==> flow/design.v <==
module compute_sc(
    input   clock,
    input   resetn,
    input   ivalid,
    output  oready,
    output reg  ovalid,
    input   iready,
    input   [63:0]  a_x,
    input   [31:0]  a_y,
    input   [63:0]  ri,
    input   [31:0]  qi,
	input	[31:0]  q_span,
    input   [31:0]  avg_qspan,
    input   [31:0]  max_dist_x,
    input   [31:0]  max_dist_y,
    input   [31:0]  bw,
    output reg [31:0]  data_return
);
wire    [63:0]  dr;
wire    [31:0]  dq;
wire    [31:0]  dd_pre;
wire    [31:0]  dd;
wire direct_return;
wire direct_return_0, direct_return_1, direct_return_2;
wire branch_extra;
wire    [31:0]  min_d;
wire    [31:0]  sc;
wire    [4:0]   c_log;
wire    [15:0]  c_lin;
wire    [31:0]  c_lin_pre;
wire	  [31:0]	 c_lin_final;
wire	  			 c_lin_round;
wire    [31:0]  branch_data_part;
wire    [31:0]  branch_data;
reg     [31:0]  dr_stage_0;
reg     [31:0]  dq_stage_0;
reg     [31:0]  max_dist_x_stage_0;
reg     [31:0]  max_dist_y_stage_0;
reg     [31:0]  bw_stage_0;
reg     [7:0]   n_segs_stage_0;
reg     [7:0]   q_span_stage_0;
reg     [31:0]  avg_qspan_stage_0;
reg             data_valid_stage_0;
reg				 branch_extra_stage_0;
reg     [31:0]  dd_stage_1;
reg             direct_return_0_stage_1;
reg             direct_return_1_stage_1;
reg     [31:0]  min_d_stage_1;
reg     [31:0]  bw_stage_1;
reg     [7:0]   q_span_stage_1;
reg     [31:0]  avg_qspan_stage_1;
reg             data_valid_stage_1;
reg     [31:0]  sc_stage_2;
reg             direct_return_stage_2;
reg     [4:0]   c_log_stage_2;
reg     [31:0]  c_lin_pre_stage_2;
reg             data_valid_stage_2;
reg     [31:0]  sc_stage_3;
reg     [31:0]  branch_data_part_stage_3;
reg             direct_return_stage_3;
reg             data_valid_stage_3;
assign dr = ri - a_x;   
assign dq = qi - a_y;  
assign branch_extra = (ri > (a_x + max_dist_x));
always @(posedge clock or negedge resetn) begin
    if(~resetn)begin
        dr_stage_0 <= 32'b0;
        dq_stage_0 <= 32'b0;
        max_dist_x_stage_0 <= 32'b0;
        max_dist_y_stage_0 <= 32'b0;
        bw_stage_0 <= 32'b0;
        q_span_stage_0 <= 8'b0;
        avg_qspan_stage_0 <= 32'b0;
        data_valid_stage_0 <= 1'b0;
		  branch_extra_stage_0 <= 1'b0;
    end
    else begin
        dr_stage_0 <= dr[31:0];
        dq_stage_0 <= dq;
        max_dist_x_stage_0 <= max_dist_x;
        max_dist_y_stage_0 <= max_dist_y;
        bw_stage_0 <= bw;
        q_span_stage_0 <= q_span[7:0];
        avg_qspan_stage_0 <= avg_qspan;
        data_valid_stage_0 <= ivalid;
		  branch_extra_stage_0 <= branch_extra;
    end
end
assign dd_pre = dr_stage_0[31:0] - dq_stage_0;
assign dd = dd_pre[31]?((~dd_pre)+1):dd_pre; 
assign direct_return_0 = ((dr_stage_0[31]!=1) && (dr_stage_0[31:0]>max_dist_y_stage_0)) || (|(dr_stage_0)==1'b0) || branch_extra_stage_0;
assign direct_return_1 = (dq_stage_0[31]==1 || |(dq_stage_0)==0  || dq_stage_0 > max_dist_x_stage_0 || (dq_stage_0 > max_dist_y_stage_0));
assign min_d = dd_pre[31]?dr_stage_0[31:0]:dq_stage_0;
always @(posedge clock or negedge resetn) begin
    if(~resetn)begin
        dd_stage_1 <= 32'b0;
        direct_return_0_stage_1 <= 1'b0;
        direct_return_1_stage_1 <= 1'b0;
        min_d_stage_1 <= 32'b0;
        bw_stage_1 <= 32'b0;
        q_span_stage_1 <= 8'b0;
        avg_qspan_stage_1 <= 32'b0;
        data_valid_stage_1 <= 1'b0;
    end
    else begin
        dd_stage_1 <= dd;
        direct_return_0_stage_1 <= direct_return_0;
        direct_return_1_stage_1 <= direct_return_1;
        min_d_stage_1 <= min_d;
        bw_stage_1 <= bw_stage_0;
        q_span_stage_1 <= q_span_stage_0;
        avg_qspan_stage_1 <= avg_qspan_stage_0;
        data_valid_stage_1 <= data_valid_stage_0;
    end
end
assign direct_return_2 =  (dd_stage_1>bw_stage_1);
assign direct_return = direct_return_0_stage_1 | direct_return_1_stage_1 |direct_return_2;
assign sc = (q_span_stage_1 > min_d_stage_1)||min_d_stage_1[31]?min_d_stage_1:q_span_stage_1;
ilog2_32 u_ilog2(dd_stage_1,c_log);
assign c_lin_pre = (dd_stage_1[17:0] * avg_qspan_stage_1[17:0]);  
always @(posedge clock or negedge resetn) begin
    if(!resetn)begin
        sc_stage_2 <= 32'b0;
        direct_return_stage_2 <= 1'b0;
        c_log_stage_2 <= 5'b0;
        c_lin_pre_stage_2 <= 32'b0;
        data_valid_stage_2 <= 1'b0;
    end
    else begin
        sc_stage_2 <= sc;
        direct_return_stage_2 <= direct_return;
        c_log_stage_2 <= c_log;
        c_lin_pre_stage_2 <= c_lin_pre;
        data_valid_stage_2 <= data_valid_stage_1;
    end
end
assign c_lin = c_lin_pre_stage_2[31:19];
assign c_lin_round = (&c_lin_pre_stage_2[18:7]);					 
assign c_lin_final = c_lin + c_lin_round;
assign branch_data_part = c_lin_final + (c_log_stage_2>>1);
always @(posedge clock or negedge resetn) begin
    if(~resetn)begin
        sc_stage_3 <= 32'b0;
        branch_data_part_stage_3 <= 32'b0;
        direct_return_stage_3 <= 1'b0;
        data_valid_stage_3 <= 1'b0;
    end
    else begin
        sc_stage_3 <= sc_stage_2;
        branch_data_part_stage_3 <= branch_data_part;
        direct_return_stage_3 <= direct_return_stage_2;
        data_valid_stage_3 <= data_valid_stage_2;
    end
end
assign branch_data = sc_stage_3 - branch_data_part_stage_3;
always @(posedge clock or negedge resetn) begin
    if(~resetn)begin
        data_return <= 32'b0;
    end
    else begin
        if(direct_return_stage_3)begin
            data_return <= 32'h80000001;
        end
        else begin
            data_return <= branch_data;
        end
    end
end
always @(posedge clock or negedge resetn) begin
    if(~resetn)begin
        ovalid <= 1'b0;
    end
    else begin
        ovalid <= data_valid_stage_3;
    end
end
assign oready=1;
endmodule
module ilog2_32(
	input 	[31:0]	data_in,
	output 	[4:0]	pos_out
);
wire [4:0]  data_chk;
wire [15:0] data_1;	
wire [7:0]  data_2;
wire [3:0]  data_3;
wire [1:0]  data_4;
assign data_chk[4] = |data_in[31:16]; 
assign data_chk[3] = |data_1[15:8];
assign data_chk[2] = |data_2[7:4];
assign data_chk[1] = |data_3[3:2];
assign data_chk[0] = |data_4[1]; 
assign	data_1	= (data_chk[4]) ? data_in[31:16] : data_in[15:0];  
assign	data_2 	= (data_chk[3]) ? data_1[15:8] 	: data_1[7:0];		 
assign	data_3 	= (data_chk[2]) ? data_2[7:4] : data_2[3:0];		 
assign	data_4 	= (data_chk[1]) ? data_3[3:2] : data_3[1:0];		 
assign 	pos_out = data_chk;
endmodule
# Reports on compute_sc
# Tool output for the design above, in the order of the flow.
# Line numbers count from 1 in the design file above.
# Library cell names are shortened.
# Not given: n/a
[inputs]
top_module = "compute_sc"
clk_port = "clock"
lib = "sky130hd"
corner = "tt_025C_1v80"

# Word-level counts
# Yosys after proc, flatten, opt, wreduce and memory -nomap, before mapping. Enables and synchronous resets that opt folds into registers are not counted as muxes. Memory bits, and registers merged into a memory's read port (data or address), are not among the register bits. Print and check cells are not counted. Equal cells are merged and count once.
[classes]
addsub = 8
n_reduce_logical = 15
cmp = 6
multipliers = 1
bitwise = 5
n_mux = 8
[ops]
columns = ["cell", "count"]
rows = [
  ["18-bit by 18-bit multiplier with 32-bit output", 1],
  ["32-bit > comparator", 4],
  ["32-bit 2-to-1 mux", 4],
  ["32-bit subtractor", 3],
  ["32-bit OR reduction", 2],
  ["64-bit by 32-bit adder with 64-bit output", 1],
  ["64-bit > comparator", 1],
  ["32-bit by 1-bit adder with 32-bit output (second input constant)", 1],
  ["32-bit by 15-bit subtractor with 32-bit output", 1],
  ["32-bit NOT", 1],
  ["32-bit logical NOT", 1],
  ["8-bit by 32-bit > comparator with 1-bit output", 1],
  ["16-bit OR reduction", 1],
  ["16-bit 2-to-1 mux", 1],
  ["14-bit by 4-bit adder with 15-bit output", 1],
  ["13-bit by 1-bit adder with 14-bit output", 1],
  ["12-bit AND reduction", 1],
  ["8-bit OR reduction", 1],
  ["8-bit 2-to-1 mux", 1],
  ["1-bit logical OR", 6],
  ["4-bit OR reduction", 1],
  ["4-bit 2-to-1 mux", 1],
  ["1-bit bitwise OR", 2],
  ["1-bit NOT", 2],
  ["2-bit OR reduction", 1],
  ["2-bit 2-to-1 mux", 1],
  ["1-bit logical AND", 1],
]
[word_totals]
wordCells = 71
in_bits = 356
reg_bits = 466
output_inout_bits = 34

# Logic depth
# Longest topological path by Yosys (ltp), each cell counted once; first at word level (registers and memories cut), then after technology mapping (sequential cells cut; the memories' decode and read muxes count).
[depth]
word_depth = 8
abc_area = 0
mapped_depth = 25
mapped_depth_nobuf = 24

# Netlist
# Source: synth_stat.txt of the flow (Yosys; design flattened, memories mapped). It holds for the ABC_AREA given above (unset counts as 0); a run with the other value may have another netlist.
# The area totals of this step are shown rounded.
[mapped]
n_buf = 98
ff_cells = 457
stdcells = 3850
area_um2 = 36700
seq_area_um2 = 11400
[types]
columns = ["type", "count", "type_area_um2"]
rows = [
  ["dfrtp_1", 457, 1.14E+04],
  ["ha_1", 429, 5.37E+03],
  ["fa_1", 256, 5.12E+03],
  ["inv_1", 594, 2.23E+03],
  ["nand2_1", 328, 1.23E+03],
  ["xnor2_1", 141, 1.23E+03],
  ["and2_1", 173, 1.08E+03],
  ["a21o_1", 141, 1.06E+03],
  ["a21oi_1", 174, 870.835],
  ["o21ai_0", 162, 810.778],
  ["xor2_1", 80, 700.672],
  ["nor2_1", 167, 626.851],
  ["nand4_1", 75, 469.2],
  ["o21a_1", 52, 390.374],
  ["clkbuf_1", 95, 356.592],
  ["nand3_1", 60, 300.288],
  ["nor2b_1", 46, 287.776],
  ["nor3_1", 57, 285.274],
]
# Other cell types: 64; their cells: 363.
# The figures by module come from a second, unflattened synthesis with its own total; it is not the netlist above.
[unflattened]
hier_cells = 3747
hier_area_um2 = 36300
# Each row is one instance without its submodules.
[modules]
columns = ["mod", "seq_area_um2", "mod_area_um2", "cells", "n_inst"]
rows = [
  ["compute_sc", 11400, 35900, 3689, 1],
  ["ilog2_32", 0.0, 404, 58, 1],
]

# Path before layout
# Path of least setup slack by OpenSTA after synthesis, without wires, with an ideal clock, recovery checks aside; 20% of the period is set as input and as output delay. Where synthesis merged equal registers, the netlist keeps one of their names.
[synth_timing]
path_type = "register -> register"
startpoint = "register dd_stage_1[10]"
endpoint = "register c_lin_pre_stage_2[31]"
slack_ps = 814
t_arrival_ps = 6058
path_stages = 23
delay_ps = 6196
period_ps = 7010
required_time_ps = 6872
setup_time_ps = 138
synth_period_reached_ps = 6196
# "delay_ps" = arrival - input delay + setup time.
# "path_stages" counts driving pins, that of a launching flip-flop among them; a cell with two outputs on the path counts twice.
# "synth_period_reached_ps" is the clock period less the worst setup slack; recovery checks do not enter. This is arithmetic on one report: input and output delays are still those of the set period (20% each).
# The rows between start and end are the longest chain of elaborated cells between them; the timing report does not say that the signal goes this way. Where chains are equally long, one stands for them.
# A line is the first line of the expression or statement that the cell stems from. Yosys adds cells for indexed reads and writes and turns some case tables into memories.
[synth_via]
cell_sequence = "dfrtp_1 -> clkbuf_1 -> clkbuf_1 -> nand2_1 -> fa_1 -> fa_1 -> fa_1 -> inv_1 -> fa_1 -> fa_1 -> inv_1 -> fa_1 -> inv_1 -> ha_1 -> a21o_1 -> a21oi_1 -> o21ai_0 -> nor3_1 -> a21oi_1 -> a21o_1 -> a2111o_1 -> a2111oi_0 -> nor4bb_1"
elab_chain_cells = 1
cells_between = 1
[synth_rtl]
columns = ["element", "line_no", "text"]
rows = [
  ["start, declared", 45, "reg     [31:0]  dd_stage_1;"],
  ["start, assigned", 96, "dd_stage_1 <= 32'b0;"],
  ["start, assigned", 106, "dd_stage_1 <= dd;"],
  ["18-bit by 18-bit multiplier with 32-bit output", 120, "assign c_lin_pre = (dd_stage_1[17:0] * avg_qspan_stage_1[17:0]);"],
  ["end, assigned", 126, "c_lin_pre_stage_2 <= 32'b0;"],
  ["end, assigned", 133, "c_lin_pre_stage_2 <= c_lin_pre;"],
  ["end, declared", 56, "reg     [31:0]  c_lin_pre_stage_2;"],
]

# Timing after layout
# Path of least setup slack in the final report of stored run 1 (OpenROAD, finished layout, wires in). Where an end is a register, its clock arrival counts in the times.
# The report prints the path's times to 10 ps; the period is as set.
[layout_timing]
path_type = "input -> register"
startpoint = "input a_x[0]"
endpoint = "register branch_extra_stage_0"
required_time_ps = 12000
setup_time_ps = 90
period_ps = 11500
slack_ps = 3890
t_arrival_ps = 8110
input_delay_ps = 2300
path_stages = 25
# The rows between start and end are the longest chain of elaborated cells between them; the timing report does not say that the signal goes this way. Where chains are equally long, one stands for them.
[layout_via]
cell_sequence = "clkdlybuf4s50_1 -> ha_1 -> inv_1 -> fa_1 -> nor2b_1 -> o21a_1 -> o21ai_0 -> a211oi_1 -> o21ai_0 -> a211oi_1 -> nor3_1 -> o21a_1 -> o21ai_0 -> xnor2_1 -> ha_1 -> a21o_1 -> a21o_1 -> a21oi_1 -> nor2b_1 -> o21ai_0 -> nand2b_1 -> a21oi_1 -> o221ai_1 -> a2111oi_0 -> a31oi_1"
elab_chain_cells = 2
cells_between = 2
[layout_rtl]
columns = ["element", "line_no", "text"]
rows = [
  ["start, declared", 8, "input   [63:0]  a_x,"],
  ["64-bit by 32-bit adder with 64-bit output", 64, "assign branch_extra = (ri > (a_x + max_dist_x));"],
  ["64-bit > comparator", 64, ""],
  ["end, assigned", 75, "branch_extra_stage_0 <= 1'b0;"],
  ["end, assigned", 86, "branch_extra_stage_0 <= branch_extra;"],
  ["end, declared", 44, "reg branch_extra_stage_0;"],
]

# Design compute_sc on sky130hd. What follows are 2 stored runs of the flow, each under its own settings; their order means nothing. The constraints put input and output delay at 20% of the set period each and load the outputs with 0.01 pF.
# "period_less_ws_ps" = clock period - worst setup slack. The figure is calculated, with input and output delays left at 20% of the set period.
# The results are shown rounded.

[[run]]
name = "stored run 1"
[run.settings]
period_ns = 11.5
CORE_UTILIZATION = 33
SETUP_SLACK_MARGIN = 0.96
PLACE_DENSITY_LB_ADDON = 0.14
CELL_PAD_IN_SITES_GLOBAL_PLACEMENT = 1
CELL_PAD_IN_SITES_DETAIL_PLACEMENT = 2
TNS_END_PERCENT = 5
GPL_TIMING_DRIVEN = 1
CTS_CLUSTER_SIZE = 66
CTS_CLUSTER_DIAMETER = 244
MAX_ROUTING_LAYER = "met5"
CAP_MARGIN = 20
CORE_MARGIN = 2
SLEW_MARGIN = 20
[run.results]
setupTns_ps = 0
design_die_area_um2 = 114000
post_route_util_pct = 38.3
setup_ws_ps = 3890
post_synth_area_um2 = 36700
period_less_ws_ps = 7612

[[run]]
name = "stored run 2"
[run.settings]
period_ns = 3.7
CORE_UTILIZATION = 49
SETUP_SLACK_MARGIN = -0.0
PLACE_DENSITY_LB_ADDON = 0.15
ABC_AREA = 0
CTS_CLUSTER_DIAMETER = 55
CAP_MARGIN = 0
MAX_ROUTING_LAYER = "met4"
CORE_MARGIN = 2
SLEW_MARGIN = 20
[run.results]
setupTns_ps = -40200
design_die_area_um2 = 77000
post_route_util_pct = 66.9
setup_ws_ps = -2330
post_synth_area_um2 = 36700
period_less_ws_ps = 6028
